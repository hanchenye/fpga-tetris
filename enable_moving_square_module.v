==> flow/design.v <==
module enable_moving_square
( clk, rst_n, col_addr_sig, row_addr_sig, moving_square_h, moving_square_v, moving_square, 
  enable_moving_square 
);
input clk;
input rst_n;
input [10:0] col_addr_sig;
input [10:0] row_addr_sig;
input [10:0] moving_square_h;
input [10:0] moving_square_v;
input [15:0] moving_square;
output enable_moving_square;
reg [15:0] enable_moving_square_h;
reg [15:0] enable_moving_square_v;
reg [15:0] enable_moving_square_r;
generate
  genvar i;
  for( i = 0; i <= 15; i = i + 1)
    begin: iloop
      always @ ( posedge clk or negedge rst_n )
        begin
          if ( !rst_n )
            enable_moving_square_h[i] <= 1'b0;
          else if ( moving_square[i] == 1'b1 )
            begin
              if ( col_addr_sig == moving_square_h + ( i % 4 ) * 11'd20 + 11'd2 )
                enable_moving_square_h[i] <= 1'b1;
              else if( col_addr_sig == moving_square_h + ( i % 4 ) * 11'd20 + 11'd21 )
                enable_moving_square_h[i] <= 1'b0;
              else 
                enable_moving_square_h[i] <= enable_moving_square_h[i]; 
            end
          else
            enable_moving_square_h[i] <= enable_moving_square_h[i];
        end
    end
endgenerate
generate
  genvar j;
  for( j = 0; j <= 15; j = j + 1)
    begin: jloop
      always @ ( posedge clk or negedge rst_n )
        begin
          if( !rst_n )
            enable_moving_square_v[j] <= 1'b0;
          else if( moving_square[j] == 1'b1 )
            begin
              if( row_addr_sig == moving_square_v + ( j / 11'd04 ) * 11'd20 + 11'd1)
                enable_moving_square_v[j] <= 1'b1;
              else if( row_addr_sig == moving_square_v + ( j / 11'd04 ) * 11'd20 + 11'd20 )
                enable_moving_square_v[j] <= 1'b0; 
              else 
                enable_moving_square_v[j] <= enable_moving_square_v[j];
            end
          else 
            enable_moving_square_v[j] <= enable_moving_square_v[j];
        end
    end
endgenerate
always @ ( posedge clk or negedge rst_n )
  begin 
    if( !rst_n )
      enable_moving_square_r <= 16'b0000_0000_0000_0000;
    else 
      enable_moving_square_r <= enable_moving_square_h & enable_moving_square_v;
  end
assign enable_moving_square = | enable_moving_square_r;
endmodule
== From RTL to reports: enable_moving_square ==
The steps from the RTL of enable_moving_square to its reports follow in flow order.
Line numbers count from 1 in the design file above.
Operators: Yosys type, input widths -> output width; for muxes data width and select width s.
Cell names lack the library's common part.
Not given: -

* Top module: enable_moving_square
* Clock input: clk
* Cell library: sky130hd
* Corner: tt_025C_1v80

== Elaborated design ==
Yosys after proc, flatten, opt, wreduce and memory -nomap, before mapping. Memory bits, and registers merged into a memory's read port (data or address), are not among the register bits. Print and check cells are not counted.

* Register bits: 48
* Latch bits: 0
* Memory bits (writable): 0
* Memory bits (read-only): 0
* Word width x clocked read ports: 0
* Memory cells: 0
* Bits of input ports: 62
* Output and inout port bits: 1
* Word-level cells: 129

* $add $sub $neg: 22
* Multipliers: 0
* Divide/modulo/power cells: 0
* Magnitude comparators: 0
* Equality and inequality tests: 16
* Shift operators: 0
* Mux-type cells: 16
* Bitwise operators: 1
* Reductions and logical operators: 41

{| class="wikitable"
|+ Operator list
! cell !! number
|-
| $eq 11x32->1 || 7
|-
| $add 32x1->32 const B || 3
|-
| $add 32x2->32 const B || 3
|-
| $add 12x5->13 const B || 6
|-
| $eq 11x13->1 || 5
|-
| $reduce_and 2->1 || 32
|-
| $eq 11x12->1 || 4
|-
| $add 11x5->12 const B || 4
|-
| $add 11x6->12 const B || 4
|-
| $and 16x16->16 || 1
|-
| $reduce_or 16->1 || 1
|-
| $reduce_bool 2->1 || 8
|-
| $mux 1 || 16
|-
| $add 11x1->12 const B || 1
|-
| $add 11x2->12 const B || 1
|}

== Logic depth ==
Yosys ltp: most cells in a row. Word level: on the elaborated netlist, between registers, memories and ports. Mapped: between sequential cells and ports; inverters and the memories' decode and read muxes count.

* Word-level depth: 5
* ABC_AREA: 0
* Depth in mapped cells: 13
* Depth with buffers taken out: 10

== Synthesis result ==
The flow's flattened synthesis, as Yosys stat reports it; memories are mapped. The netlist is that of the ABC_AREA named above (0 if unset); the other value can give another one.
The area totals of this step are shown rounded.

* Standard cells after synthesis: 857
* Synthesis area: 6611 µm²
* Sequential part of the area: 1201 µm²
* Mapped flip-flops: 48
* Buffer cells: 46

{| class="wikitable"
|+ Cell types
! cell type !! number !! total area (µm²)
|-
| dfrtp_1 || 48 || 1.2E+03
|-
| xnor2_1 || 92 || 805.773
|-
| xor2_1 || 61 || 534.262
|-
| o21ai_0 || 62 || 310.298
|-
| ha_1 || 23 || 287.776
|-
| nand2_1 || 71 || 266.506
|-
| nor2_1 || 51 || 191.434
|-
| a21oi_1 || 37 || 185.178
|-
| nand3_1 || 31 || 155.149
|-
| mux2i_1 || 13 || 130.125
|-
| nor3_1 || 25 || 125.12
|-
| nor4_1 || 20 || 125.12
|-
| and2_1 || 19 || 118.864
|-
| nand4_1 || 18 || 112.608
|-
| nor2b_1 || 17 || 106.352
|-
| a21o_1 || 13 || 97.594
|-
| nor4b_1 || 11 || 96.342
|-
| buf_2 || 18 || 90.086
|}

Not listed: further types 57, cells in them 227.

== Path before layout ==
Source: OpenSTA report_checks on the synthesized netlist (no wires, ideal clock, input and output delay 20% of the period each), path of least setup slack; recovery checks are left aside. Register names are those of the netlist, which keeps one name where synthesis merged equal registers.

* Path type: input to register
* Start point: in moving_square_h[4]
* End point: reg enable_moving_square_h[11]
* Clock period: 4.08 ns
* Setup time: 0.064 ns
* Launch time at the first pin: 0.816 ns
* Data arrival time: 3.504 ns
* Required time: 4.016 ns
* Path slack: 0.512 ns
* Path delay: 2.752 ns
* Stages on the path: 13
* Path buffers: 3
* Synthesis period reached: 3.568 ns

"path delay" is the arrival time less input delay plus setup time.
"stages on the path" counts driving pins, that of a launching flip-flop among them; a cell with two outputs on the path counts twice.
"synthesis period reached" = period - worst setup slack (recovery checks aside). The figure is calculated, with input and output delays left at 20% of the set period.
The rows between start and end are the longest chain of elaborated cells between them; the timing report does not say that the signal goes this way. Where chains are equally long, one stands for them.
Each line given opens the expression or statement behind the cell; cells for indexed reads and writes are added by Yosys, which also makes memories of some case tables.
A register here has more assigning lines than the two given.

* Path through: buf_4 -> clkbuf_1 -> inv_1 -> ha_1 -> nor2b_1 -> buf_2 -> nor3_1 -> a21oi_1 -> or3b_1 -> xor2_1 -> or4b_1 -> nor4b_1 -> a211o_1
* Cells in the longest elaborated chain: 5
* Elaborated cells between the ends (all ways): 9
* Those cells by class: add/sub: 3; eq/ne: 2; mux: 2; reduce/logical: 2

{| class="wikitable"
|+ Ends and longest elaborated chain, post-synthesis
! item !! RTL line !! source
|-
| from (decl) || 9 || <nowiki>input [10:0] moving_square_h;</nowiki>
|-
| $add 11x6->12 || 28 || <nowiki>else if( col_addr_sig == moving_square_h + ( i % 4 ) * 11'd20 + 11'd21 )</nowiki>
|-
| $add 12x5->13 || 28 ||
|-
| $eq 11x13->1 || 28 ||
|-
| $mux 1 || 28 ||
|-
| $mux 1 || 26 || <nowiki>if ( col_addr_sig == moving_square_h + ( i % 4 ) * 11'd20 + 11'd2 )</nowiki>
|-
| to (assign) || 23 || <nowiki>enable_moving_square_h[i] <= 1'b0;</nowiki>
|-
| to (assign) || 27 || <nowiki>enable_moving_square_h[i] <= 1'b1;</nowiki>
|-
| to (decl) || 13 || <nowiki>reg [15:0] enable_moving_square_h;</nowiki>
|}

== Worst path after layout ==
Path of least setup slack in the final report of entry A (OpenROAD, finished layout, wires in). Where an end is a register, its clock arrival counts in the times.

* Path type: input to register
* Start point: in moving_square_v[4]
* End point: reg enable_moving_square_v[8]
* Clock period: 2.59 ns
* Setup time: 0.11 ns
* Launch time at the first pin: 0.52 ns
* Data arrival time: 2.88 ns
* Required time: 2.76 ns
* Path slack: -0.12 ns
* Stages on the path: 11
* Path buffers: 2

The rows between start and end are the longest chain of elaborated cells between them; the timing report does not say that the signal goes this way. Where chains are equally long, one stands for them.
A register here has more assigning lines than the two given.

* Path through: buf_6 -> buf_6 -> ha_4 -> nor2_4 -> nor3_2 -> o211a_1 -> or3_1 -> a211o_1 -> a2111oi_4 -> o2111ai_4 -> a221o_1
* Cells in the longest elaborated chain: 5
* Elaborated cells between the ends (all ways): 9
* Those cells by class: add/sub: 3; eq/ne: 2; mux: 2; reduce/logical: 2

{| class="wikitable"
|+ Ends and longest elaborated chain, after layout
! item !! RTL line !! source
|-
| from (decl) || 10 || <nowiki>input [10:0] moving_square_v;</nowiki>
|-
| $add 11x6->12 || 50 || <nowiki>else if( row_addr_sig == moving_square_v + ( j / 11'd04 ) * 11'd20 + 11'd20 )</nowiki>
|-
| $add 12x5->13 || 50 ||
|-
| $eq 11x32->1 || 50 ||
|-
| $mux 1 || 50 ||
|-
| $mux 1 || 48 || <nowiki>if( row_addr_sig == moving_square_v + ( j / 11'd04 ) * 11'd20 + 11'd1)</nowiki>
|-
| to (assign) || 45 || <nowiki>enable_moving_square_v[j] <= 1'b0;</nowiki>
|-
| to (assign) || 49 || <nowiki>enable_moving_square_v[j] <= 1'b1;</nowiki>
|-
| to (decl) || 14 || <nowiki>reg [15:0] enable_moving_square_v;</nowiki>
|}

# Flow runs of enable_moving_square

2 stored runs of enable_moving_square in the flow (synthesis by Yosys, layout by OpenROAD, sky130hd cells), in arbitrary order. Constraints: input delay and output delay 20% of the set period each, output load 0.01 pF.
"achieved clock period" means the clock period less the worst setup slack. The figure is calculated, with input and output delays left at 20% of the set period.
"power": no workload was simulated; the value follows from the tool's default switching activity.
The results are shown rounded.

Entry A
==> flow/run.sh <==
#!/bin/bash
# the make line also repeats the synthesis and layout settings of config.mk as NAME=value (left out here)
make -C /OpenROAD-flow-scripts/flow DESIGN_CONFIG=/design/flow/config.mk WORK_HOME=/design/flow/orfs CLKGATE_MAP_FILE= finish
==> flow/config.mk <==
export PLATFORM = sky130hd
export DESIGN_NAME = enable_moving_square
export DESIGN_NICKNAME = enable_moving_square
export VERILOG_FILES = /design/flow/design.v
export SDC_FILE = /design/flow/constraint.sdc
export NUM_CORES = 4
export LEC_CHECK = 0
export CAP_MARGIN = 20
export CELL_PAD_IN_SITES_GLOBAL_PLACEMENT = 2
export CORE_MARGIN = 10
export CORE_UTILIZATION = 37
export SLEW_MARGIN = 20
==> flow/constraint.sdc <==
create_clock -name core_clock -period 2.59 [get_ports {clk}]
set_input_delay 0.5180 -clock core_clock [delete_from_list [all_inputs] [get_ports {clk}]]
set_output_delay 0.5180 -clock core_clock [all_outputs]
set_load 0.01 [all_outputs]

==> results of entry A <==
chip area after synthesis (Yosys): 6611 µm²
die area: 23620 µm²
standard-cell area of the final layout: 11410 µm²
worst setup slack after layout: -0.120 ns
power: 3478 uW
achieved clock period: 2.710 ns

Entry B
==> flow/run.sh <==
#!/bin/bash
# the make line also repeats the synthesis and layout settings of config.mk as NAME=value (left out here)
make -C /OpenROAD-flow-scripts/flow DESIGN_CONFIG=/design/flow/config.mk WORK_HOME=/design/flow/orfs CLKGATE_MAP_FILE= finish
==> flow/config.mk <==
export PLATFORM = sky130hd
export DESIGN_NAME = enable_moving_square
export DESIGN_NICKNAME = enable_moving_square
export VERILOG_FILES = /design/flow/design.v
export SDC_FILE = /design/flow/constraint.sdc
export NUM_CORES = 4
export LEC_CHECK = 0
export CAP_MARGIN = 30
export CORE_ASPECT_RATIO = 1.88
export CORE_MARGIN = 10
export CORE_UTILIZATION = 22
export GPL_ROUTABILITY_DRIVEN = 0
export PLACE_DENSITY_LB_ADDON = 0.19
export SETUP_SLACK_MARGIN = 0.63
export SLEW_MARGIN = 20
==> flow/constraint.sdc <==
create_clock -name core_clock -period 2.91 [get_ports {clk}]
set_input_delay 0.5820 -clock core_clock [delete_from_list [all_inputs] [get_ports {clk}]]
set_output_delay 0.5820 -clock core_clock [all_outputs]
set_load 0.01 [all_outputs]

==> results of entry B <==
chip area after synthesis (Yosys): 6611 µm²
die area: 37730 µm²
standard-cell area of the final layout: 12430 µm²
worst setup slack after layout: 0.096 ns
power: 3355 uW
achieved clock period: 2.814 ns
