==> flow/design.v <==
module enable_fixed_square_module
( clk, rst_n, col_addr_sig, row_addr_sig, fixed_square_map, 
  enable_fixed_square
);
input clk;
input rst_n;
input [10:0] col_addr_sig;
input [10:0] row_addr_sig;
input [359:0] fixed_square_map;
output enable_fixed_square;
reg [359:0] enable_fixed_square_h;
reg [359:0] enable_fixed_square_v;
wire [359:0] enable_fixed_square_360;
wire [13:0] enable_fixed_square_14;
wire enable_fixed_square_w;
reg enable_fixed_square_r;
generate
  genvar i;
  genvar j;
  for(i = 0; i <= 13; i = i + 1)
    begin: iloop
      for(j = 0; j <= 9;  j = j + 1)
        begin: jloop
          always @ ( posedge clk or negedge rst_n )
            begin
              if( !rst_n )
                enable_fixed_square_h[5 + 20 * i + j] <= 1'b0;
              else if( fixed_square_map[5 + 20 * i + j] == 1'b1 )
                begin
                  if( col_addr_sig == 311 + j * 20)
                    enable_fixed_square_h[5 + 20 * i + j] <= 1'b1;
                  else if( col_addr_sig == 330 + j * 20)
                    enable_fixed_square_h[5 + 20 * i + j] <= 1'b0;
                  else 
                    enable_fixed_square_h[5 + 20 * i + j] <= enable_fixed_square_h[5 + 20 * i + j];
                end
              else 
                enable_fixed_square_h[5 + 20 * i + j] <= enable_fixed_square_h[5 + 20 * i + j];
            end
        end
	  end
endgenerate
generate
  genvar m;
  genvar n;
  for(m = 0; m <= 13; m = m + 1)
    begin: mloop
      for(n = 0; n <= 9; n = n + 1)
        begin: nloop
          always @ ( posedge clk or negedge rst_n )
            begin
              if( !rst_n )
                 enable_fixed_square_v[5 + 20 * m + n] <= 1'b0;
              else if( fixed_square_map[5 + 20 * m + n] == 1'b1 )
                 begin
                   if( row_addr_sig == 41 + 20 * m)
                      enable_fixed_square_v[5 + 20 * m + n] <= 1'b1;
                   else if( row_addr_sig == 60 + 20 * m)
                      enable_fixed_square_v[5 + 20 * m + n] <= 1'b0;
                   else 
                      enable_fixed_square_v[5 + 20 * m + n] <= enable_fixed_square_v[5 + 20 * m + n];
                 end
              else 
                 enable_fixed_square_v[5 + 20 * m + n] <= enable_fixed_square_v[5 + 20 * m + n];
            end  
        end
    end
endgenerate  
generate
  genvar x;
  genvar y;
  for(x = 0; x <= 13; x = x + 1)
    begin: xloop
      assign enable_fixed_square_360[(4 + x * 20):(x * 20)] = 5'b00000;
      assign enable_fixed_square_360[(19 + x * 20):(15 + x * 20)] = 5'b00000;
      assign enable_fixed_square_14[x] = | enable_fixed_square_360[(5 + 20 * x + 9):(5 + 20 * x)];
      for(y = 0; y <= 9; y = y + 1)
        begin: yloop
          assign enable_fixed_square_360[5 + 20 * x + y] = enable_fixed_square_v[5 + 20 * x + y] && enable_fixed_square_h[5 + 20 * x + y];
        end
    end
endgenerate
assign enable_fixed_square_360[359:280] = 80'd0;
assign enable_fixed_square_w = | enable_fixed_square_14[13:0];
always @ ( posedge clk or negedge rst_n )
  begin
    if( !rst_n )
       enable_fixed_square_r <= 1'b0;
    else 
       enable_fixed_square_r <= enable_fixed_square_w;
  end      
assign enable_fixed_square = enable_fixed_square_r;
endmodule
-- Tool chain data of enable_fixed_square_module
The steps from the RTL of enable_fixed_square_module to its reports follow in flow order.
Lines are those of the file above, counted from 1.
Library cell names are shortened.
A cell with -- has no value.
- top: enable_fixed_square_module
- clock input: clk
- standard-cell library: sky130hd
- timing corner: tt_025C_1v80

-- After elaboration
Source: Yosys, flattened and elaborated, memories not mapped. Widths are those after wreduce. Registers that Yosys merges into a memory's read port (data or address) are not register bits. Print and check cells do not count. Equal cells are merged and count once.
- noted eq/ne operators: 48
- noted multiplexer cells: 48
- reduce/logical cells: 445
- operators by type and width (kind ; count):
    2-bit AND reduction ; 280
    11-bit by 9-bit == test with 1-bit output (second input constant) ; 27
    1-bit logical AND ; 140
    140-bit OR reduction ; 1
    11-bit by 8-bit == test with 1-bit output (second input constant) ; 12
    11-bit by 7-bit == test with 1-bit output (second input constant) ; 6
    2-bit nonzero test ; 24
    1-bit two-way mux ; 48
    11-bit by 6-bit == test with 1-bit output (second input constant) ; 3
- register bits after elaboration: 281
- output and inout bits at 1
- elaborated cells at 822

-- Depth
Yosys ltp: most cells in a row. Word level: on the elaborated netlist, between registers, memories and ports. Mapped: between sequential cells and ports; inverters and the memories' decode and read muxes count.
- noted depth in word-level cells: 3
- noted ABC_AREA: 0
- mapped depth at 8
- noted mapped depth without buffers: 5

-- Synthesis result
The flow's flattened synthesis, as Yosys stat reports it; memories are mapped. The netlist is that of the ABC_AREA named above (0 if unset); the other value can give another one.
- cells by type (type ; count ; total area (µm²)):
    dfrtp_1 ; 281 ; 7.03E+03
    a22o_1 ; 300 ; 2627.52
    nand2_1 ; 287 ; 1.08E+03
    a22oi_1 ; 30 ; 225.216
    a221oi_1 ; 20 ; 175.168
    nand4_1 ; 18 ; 112.608
    nor4_2 ; 9 ; 112.608
    nor2_1 ; 28 ; 105.101
    buf_2 ; 16 ; 80.077
    nand3_1 ; 13 ; 65.062
    nor2_8 ; 3 ; 60.058
    nand3b_1 ; 7 ; 52.55
    nand2b_1 ; 8 ; 50.048
    nor3_1 ; 10 ; 50.048
    clkbuf_1 ; 13 ; 48.797
    nor3_2 ; 4 ; 40.038
    or4_1 ; 5 ; 37.536
    nor2b_1 ; 5 ; 31.28
Not listed: further types 10, cells in them 11.
- noted cells in the netlist: 1068
- synthesis area: 12089.1 µm²
- sequential part of the area: 7031.7 µm²
- flip-flops at 281
- buffer cells: 30

-- Path before layout
OpenSTA on the mapped netlist: ideal clock, no wires. The path of least setup slack (recovery checks aside). Input and output delay are each 20% of the period. Register names are those of the netlist, which keeps one name where synthesis merged equal registers.
- path type: input-to-reg
- from: input row_addr_sig[10]
- to: register enable_fixed_square_v[65]
- noted clock period: 3000 ps
- noted external input delay: 600 ps
- setup time at 121 ps
- time at the first pin at 600 ps
- noted arrival: 2038 ps
- noted slack: 841 ps
- delay of the path: 1559 ps
- noted stages: 5
- synthesis period reached: 2159 ps
"delay of the path" is the arrival time less input delay plus setup time.
"stages" counts driving pins, that of a launching flip-flop among them; a cell with two outputs on the path counts twice.
"synthesis period reached" = period - worst setup slack (recovery checks aside). The figure is calculated, with input and output delays left at 20% of the set period.
Between the ends stands the longest chain of elaborated cells between them, by number of cells; it is not shown to be the way that was timed. Of several equally long chains one is given.
A line is the first line of the expression or statement that the cell stems from. Yosys adds cells for indexed reads and writes and turns some case tables into memories.
A register here has more assigning lines than the two given.
- path through: or3_1 -> buf_2 -> nor4_2 -> nand2_1 -> a22o_1
- cells in the longest elaborated chain: 3
- RTL lines, path after synthesis (item ; line ; source):
    start, declared ; 8 ; input [10:0] row_addr_sig;
    11-bit by 7-bit == test with 1-bit output ; 58 ; else if( row_addr_sig == 60 + 20 * m)
    1-bit two-way mux ; 58 ;
    1-bit two-way mux ; 56 ; if( row_addr_sig == 41 + 20 * m)
    end, assigned ; 53 ; enable_fixed_square_v[5 + 20 * m + n] <= 1'b0;
    end, assigned ; 57 ; enable_fixed_square_v[5 + 20 * m + n] <= 1'b1;

-- Timing after layout
From the final timing report of stored run 1: the path of least setup slack in the routed layout; clock arrival at registers is part of the times.
The report prints the path's times to 10 ps; the period is as set.
- path type: reg-to-reg
- from: register enable_fixed_square_h[14]
- to: register enable_fixed_square_r
- noted clock period: 2110 ps
- setup time at 170 ps
- time at the first pin at 510 ps
- noted arrival: 2140 ps
- noted slack: 310 ps
- noted stages: 8
Between the ends stands the longest chain of elaborated cells between them, by number of cells; it is not shown to be the way that was timed. Of several equally long chains one is given.
A register here has more assigning lines than the two given.
- path through: dfrtp_1 -> a22o_1 -> a221oi_2 -> buf_4 -> nand4_1 -> nor3_2 -> buf_4 -> nand4_1
- cells in the longest elaborated chain: 2
- RTL lines, path after layout (item ; line ; source):
    start, assigned ; 27 ; enable_fixed_square_h[5 + 20 * i + j] <= 1'b0;
    start, assigned ; 31 ; enable_fixed_square_h[5 + 20 * i + j] <= 1'b1;
    1-bit logical AND ; 79 ; assign enable_fixed_square_360[5 + 20 * x + y] = enable_fixed_square_v[5 + 20 * x + y] && enable_fixed_square_ ...
    140-bit OR reduction ; 84 ; assign enable_fixed_square_w = | enable_fixed_square_14[13:0];
    end, assigned ; 88 ; enable_fixed_square_r <= 1'b0;
    end, assigned ; 90 ; enable_fixed_square_r <= enable_fixed_square_w;
    end, declared ; 16 ; reg enable_fixed_square_r;

## Implementation results

Top module enable_fixed_square_module; platform sky130hd; tools Yosys and OpenROAD; 2 stored runs in no particular order. Input and output delays are each 20% of the period that was set; the output load is 0.01 pF.
"time used up by the worst setup path" means the part of the period allowed to the worst setup path (the constraints hold back 20% at inputs and 20% at outputs) less its slack; where the path has registers, the arrival times of their clocks count too.
"total power after layout" rests on the timing tool's default activity at the inputs, not on a simulated workload.
"time used up by the worst setup path" is given in steps of 10 ps.

Stored run 1
Settings were period_ns = 2.11; CORE_UTILIZATION = 36; SETUP_SLACK_MARGIN = 0.55; HOLD_SLACK_MARGIN = -0.09; CORE_MARGIN = 4; CELL_PAD_IN_SITES_GLOBAL_PLACEMENT = 1; CELL_PAD_IN_SITES_DETAIL_PLACEMENT = 1; TNS_END_PERCENT = 40; CTS_CLUSTER_DIAMETER = 341; MIN_ROUTING_LAYER = met1; CAP_MARGIN = 20; SLEW_MARGIN = 20
- noted the synthesized cell area: 12089.1 µm²
- noted the overall die area: 36576.6 µm²
- final design utilization: 0.534
- worst setup slack after layout: 314 ps
- final setup TNS at 0 ps
- total power after layout: 12.112 mW
- time used up by the worst setup path: 1800 ps
- class of the worst setup path: reg-to-reg

Stored run 2
Settings were period_ns = 1.35; CAP_MARGIN = 20; CORE_MARGIN = 2; CORE_UTILIZATION = 40; SLEW_MARGIN = 20
- noted the synthesized cell area: 12089.1 µm²
- noted the overall die area: 31628.8 µm²
- final design utilization: 0.617
- worst setup slack after layout: -379 ps
- final setup TNS at -412 ps
- total power after layout: 19.137 mW
- time used up by the worst setup path: 1730 ps
- class of the worst setup path: reg-to-reg
